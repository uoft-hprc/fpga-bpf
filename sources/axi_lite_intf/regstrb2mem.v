==> flow/design.v <==
`timescale 1ns / 1ps
package packet_filter_regs_pkg;
    localparam PACKET_FILTER_REVISION = 10;
    localparam logic [31:0] PACKET_FILTER_DEFAULT_BASEADDR = 32'h00000000;
    localparam logic [31:0] STATUS_OFFSET = 32'h00000000;  
    localparam STATUS_NUM_PACKETS_DROPPED_BIT_OFFSET = 0;  
    localparam STATUS_NUM_PACKETS_DROPPED_BIT_WIDTH = 16;  
    localparam logic [15:0] STATUS_NUM_PACKETS_DROPPED_RESET = 16'b0000000000000000;  
    localparam logic [31:0] CONTROL_OFFSET = 32'h00000004;  
    localparam CONTROL_START_BIT_OFFSET = 0;  
    localparam CONTROL_START_BIT_WIDTH = 1;  
    localparam logic [0:0] CONTROL_START_RESET = 1'b0;  
    localparam logic [31:0] INST_LOW_OFFSET = 32'h00000008;  
    localparam INST_LOW_VALUE_BIT_OFFSET = 0;  
    localparam INST_LOW_VALUE_BIT_WIDTH = 32;  
    localparam logic [31:0] INST_LOW_VALUE_RESET = 32'b00000000000000000000000000000000;  
    localparam logic [31:0] INST_HIGH_OFFSET = 32'h0000000C;  
    localparam INST_HIGH_VALUE_BIT_OFFSET = 0;  
    localparam INST_HIGH_VALUE_BIT_WIDTH = 32;  
    localparam logic [31:0] INST_HIGH_VALUE_RESET = 32'b00000000000000000000000000000000;  
endpackage: packet_filter_regs_pkg
`timescale 1ns / 1ps
package packet_filter_regs_pkg;
    localparam PACKET_FILTER_REVISION = 10;
    localparam logic [31:0] PACKET_FILTER_DEFAULT_BASEADDR = 32'h00000000;
    localparam logic [31:0] STATUS_OFFSET = 32'h00000000;  
    localparam STATUS_NUM_PACKETS_DROPPED_BIT_OFFSET = 0;  
    localparam STATUS_NUM_PACKETS_DROPPED_BIT_WIDTH = 16;  
    localparam logic [15:0] STATUS_NUM_PACKETS_DROPPED_RESET = 16'b0000000000000000;  
    localparam logic [31:0] CONTROL_OFFSET = 32'h00000004;  
    localparam CONTROL_START_BIT_OFFSET = 0;  
    localparam CONTROL_START_BIT_WIDTH = 1;  
    localparam logic [0:0] CONTROL_START_RESET = 1'b0;  
    localparam logic [31:0] INST_LOW_OFFSET = 32'h00000008;  
    localparam INST_LOW_VALUE_BIT_OFFSET = 0;  
    localparam INST_LOW_VALUE_BIT_WIDTH = 32;  
    localparam logic [31:0] INST_LOW_VALUE_RESET = 32'b00000000000000000000000000000000;  
    localparam logic [31:0] INST_HIGH_OFFSET = 32'h0000000C;  
    localparam INST_HIGH_VALUE_BIT_OFFSET = 0;  
    localparam INST_HIGH_VALUE_BIT_WIDTH = 32;  
    localparam logic [31:0] INST_HIGH_VALUE_RESET = 32'b00000000000000000000000000000000;  
endpackage: packet_filter_regs_pkg
`timescale 1ns / 1ps
module regstrb2mem # (
    parameter CODE_ADDR_WIDTH = 9
)(
	input wire clk,
	output reg [CODE_ADDR_WIDTH-1:0] code_mem_wr_addr = 0,
	output wire [64-1:0] code_mem_wr_data,
	output wire code_mem_wr_en,
	input wire [31:0] inst_high_value,
	input wire inst_high_strobe,
	input wire [31:0] inst_low_value,
	input wire inst_low_strobe,
	input wire control_start
);
wire [CODE_ADDR_WIDTH-1:0] next_code_mem_wr_addr;
assign code_mem_wr_data = {inst_high_value, inst_low_value};
reg inst_low_valid = 0, inst_high_valid = 0;
wire next_inst_low_valid, next_inst_high_valid;
assign code_mem_wr_en = !control_start &&(
	(inst_low_valid && inst_high_strobe) ||
	(inst_high_valid && inst_low_strobe)
);
assign next_inst_high_valid = (!code_mem_wr_en) && (inst_high_strobe || inst_high_valid);	
assign next_inst_low_valid = (!code_mem_wr_en) && (inst_low_strobe || inst_low_valid);
assign next_code_mem_wr_addr = (code_mem_wr_en ? code_mem_wr_addr+1 : code_mem_wr_addr);
always @(posedge clk) begin
	if (control_start)
		code_mem_wr_addr <= 0;
	else
		code_mem_wr_addr <= next_code_mem_wr_addr;
	inst_high_valid <= next_inst_high_valid;
	inst_low_valid <= next_inst_low_valid;
end
endmodule
Step by step through the tools: regstrb2mem --
What the tools print for regstrb2mem, step after step. Line numbers count from 1 in the design file above. Operators carry their Yosys type and port widths (W data, S select, Z words). Cell names lack the library's common part. Not given: n/a
Set-up: top regstrb2mem, clock clk, cell library sky130hd, timing corner tt_025C_1v80

Elaborated design --
Source: Yosys, flattened and elaborated, memories not mapped. Widths are those after wreduce; folded enables and synchronous resets count as part of the registers. Registers that Yosys merges into a memory's read port (data or address) are not register bits. Print and check cells do not count. Equal cells are merged and count once.
Storage and ports: elaborated cells 14, bits in registers 11, output and inout bits 74, input port bits 68
Cells by class: reduce/logical cells 10, $add $sub $neg 1
Operators with widths (count):
- $add A9 B1 Y9 const B | 1
- $logic_and A1 B1 Y1 | 5
- $logic_or A1 B1 Y1 | 3
- $logic_not A1 Y1 | 2

Logic depth --
Yosys ltp: most cells in a row. Word level: on the elaborated netlist, between registers, memories and ports. Mapped: between sequential cells and ports; inverters and the memories' decode and read muxes count.
Depth: depth after elaboration 5, ABC_AREA 0, depth in mapped cells 4, mapped depth without buffers 4

Synthesis result --
Source: synth_stat.txt of the flow (Yosys; design flattened, memories mapped). It holds for the ABC_AREA given above (unset counts as 0); a run with the other value may have another netlist.
Cells by type:
- buf_4 | count 64, area in all 480.461 µm²
- dfxtp_1 | count 11, area in all 220.211 µm²
- a21oi_1 | count 7, area in all 35.034 µm²
- o31ai_1 | count 4, area in all 30.029 µm²
- or4_1 | count 4, area in all 30.029 µm²
- nor2_1 | count 7, area in all 26.275 µm²
- buf_6 | count 2, area in all 22.522 µm²
- nand3_1 | count 4, area in all 20.019 µm²
- o21ai_0 | count 3, area in all 15.014 µm²
- ha_1 | count 1, area in all 12.512 µm²
- nand4_2 | count 1, area in all 12.512 µm²
- or3_1 | count 2, area in all 12.512 µm²
- mux2i_1 | count 1, area in all 10.01 µm²
- xor2_1 | count 1, area in all 8.758 µm²
- a22oi_1 | count 1, area in all 7.507 µm²
- or3_2 | count 1, area in all 7.507 µm²
- inv_1 | count 1, area in all 3.754 µm²
- nand2_1 | count 1, area in all 3.754 µm²
Mapped netlist: cell area after synthesis 958.4 µm², buffers 66, mapped flip-flops 11, cells in the netlist 116

Path before layout --
Source: OpenSTA report_checks on the synthesized netlist (no wires, ideal clock, input and output delay 20% of the period each), path of least setup slack; recovery checks are left aside. Register names are those of the netlist, which keeps one name where synthesis merged equal registers.
Timing path after synthesis: path kind input-to-output, start point in inst_high_strobe, end point out code_mem_wr_en, path delay 0.624 ns, launch time at the first pin 0.440 ns, external output delay 0.440 ns, required time 1.760 ns, stages 3, data arrival time 1.064 ns, slack 0.696 ns, external input delay 0.440 ns, buffers on the path 1, clock period 2.2 ns, synthesis period reached 1.504 ns
"path delay" = arrival - input delay + setup time. At an output port there is no setup time. "stages" counts driving pins, that of a launching flip-flop among them; a cell with two outputs on the path counts twice. "synthesis period reached" is the clock period less the worst setup slack; recovery checks do not enter. This is arithmetic on one report: input and output delays are still those of the set period (20% each). The rows between start and end are the longest chain of elaborated cells between them; the timing report does not say that the signal goes this way. Where chains are equally long, one stands for them. A line is the first line of the expression or statement that the cell stems from. Yosys adds cells for indexed reads and writes and turns some case tables into memories.
Between the ends, after synthesis: path through a22oi_1 > buf_6 > nor2_1, length of the longest elaborated chain 3, elaborated cells on any way between the ends 3, classes of those cells reduce/logical: 3
RTL lines, path after synthesis:
- start: declaration | RTL line 52 | input wire inst_high_strobe,
- $logic_and A1 B1 Y1 | RTL line 62 | (inst_low_valid && inst_high_strobe) ||
- $logic_or A1 B1 Y1 | RTL line 62
- $logic_and A1 B1 Y1 | RTL line 61 | assign code_mem_wr_en = !control_start &&(
- end: declaration | RTL line 50 | output wire code_mem_wr_en,

Worst path after layout --
Path of least setup slack in the final report of run A (OpenROAD, finished layout, wires in). Where an end is a register, its clock arrival counts in the times.
Timing path after layout: path kind input-to-output, start point in inst_high_strobe, end point out code_mem_wr_en, required time 1.60 ns, external input delay 0.40 ns, external output delay 0.40 ns, data arrival time 1.69 ns, buffers on the path 2, stages 4, launch time at the first pin 0.40 ns, clock period 2.0 ns, slack -0.09 ns
The rows between start and end are the longest chain of elaborated cells between them; the timing report does not say that the signal goes this way. Where chains are equally long, one stands for them.
Between the ends, after layout: path through clkdlybuf4s50_1 > a22oi_1 > nor2_1 > clkdlybuf4s50_1, length of the longest elaborated chain 3, elaborated cells on any way between the ends 3, classes of those cells reduce/logical: 3
RTL lines, path after layout:
- start: declaration | RTL line 52 | input wire inst_high_strobe,
- $logic_and A1 B1 Y1 | RTL line 62 | (inst_low_valid && inst_high_strobe) ||
- $logic_or A1 B1 Y1 | RTL line 62
- $logic_and A1 B1 Y1 | RTL line 61 | assign code_mem_wr_en = !control_start &&(
- end: declaration | RTL line 50 | output wire code_mem_wr_en,

Data sheet: physical implementation of regstrb2mem

regstrb2mem through Yosys and OpenROAD on sky130hd: 2 stored runs, unordered, with their settings and measured results. The constraints put input and output delay at 20% of the set period each and load the outputs with 0.01 pF.
By "clock period reached" is meant the clock period of the run minus its worst setup slack. This is arithmetic on one report: input and output delays are still those of the set period (20% each).
By "time on the worst setup path" is meant the share of the clock period that the worst setup path is allowed (20% is reserved at inputs, 20% at outputs), minus its slack. Clock arrival times at its registers enter into it.
By "total power after layout" is meant OpenSTA's value without simulated activity: inputs other than the clock are taken to toggle once in ten clock periods, and the tool carries that through the logic.

* Run A | settings: period_ns 2.0; CORE_UTILIZATION 31; SETUP_SLACK_MARGIN -0.19; PLACE_DENSITY_LB_ADDON 0.06; CORE_MARGIN 10; CELL_PAD_IN_SITES_DETAIL_PLACEMENT 2; CTS_CLUSTER_SIZE 97; CTS_CLUSTER_DIAMETER 226; CAP_MARGIN 20; SLEW_MARGIN 20 | results: post-layout utilization 0.225; lowest setup slack -0.091 ns; clock period reached 2.091 ns; total power after layout 495.2 µW; standard-cell area of the final layout 675.6 µm²; smallest hold slack 0.484 ns; time on the worst setup path 1.29 ns; worst path kind input-to-output; area of the synthesized netlist 958.4 µm²; total negative setup slack -0.091 ns; die area 5,715.4 µm²
* Run B | settings: period_ns 2.42; CORE_UTILIZATION 67; PLACE_DENSITY_LB_ADDON 0.19; CELL_PAD_IN_SITES_GLOBAL_PLACEMENT 3; TNS_END_PERCENT 40; CTS_CLUSTER_DIAMETER 333; CAP_MARGIN 5; CORE_MARGIN 2; SLEW_MARGIN 20 | no final report: placement broke off with FLW-0024
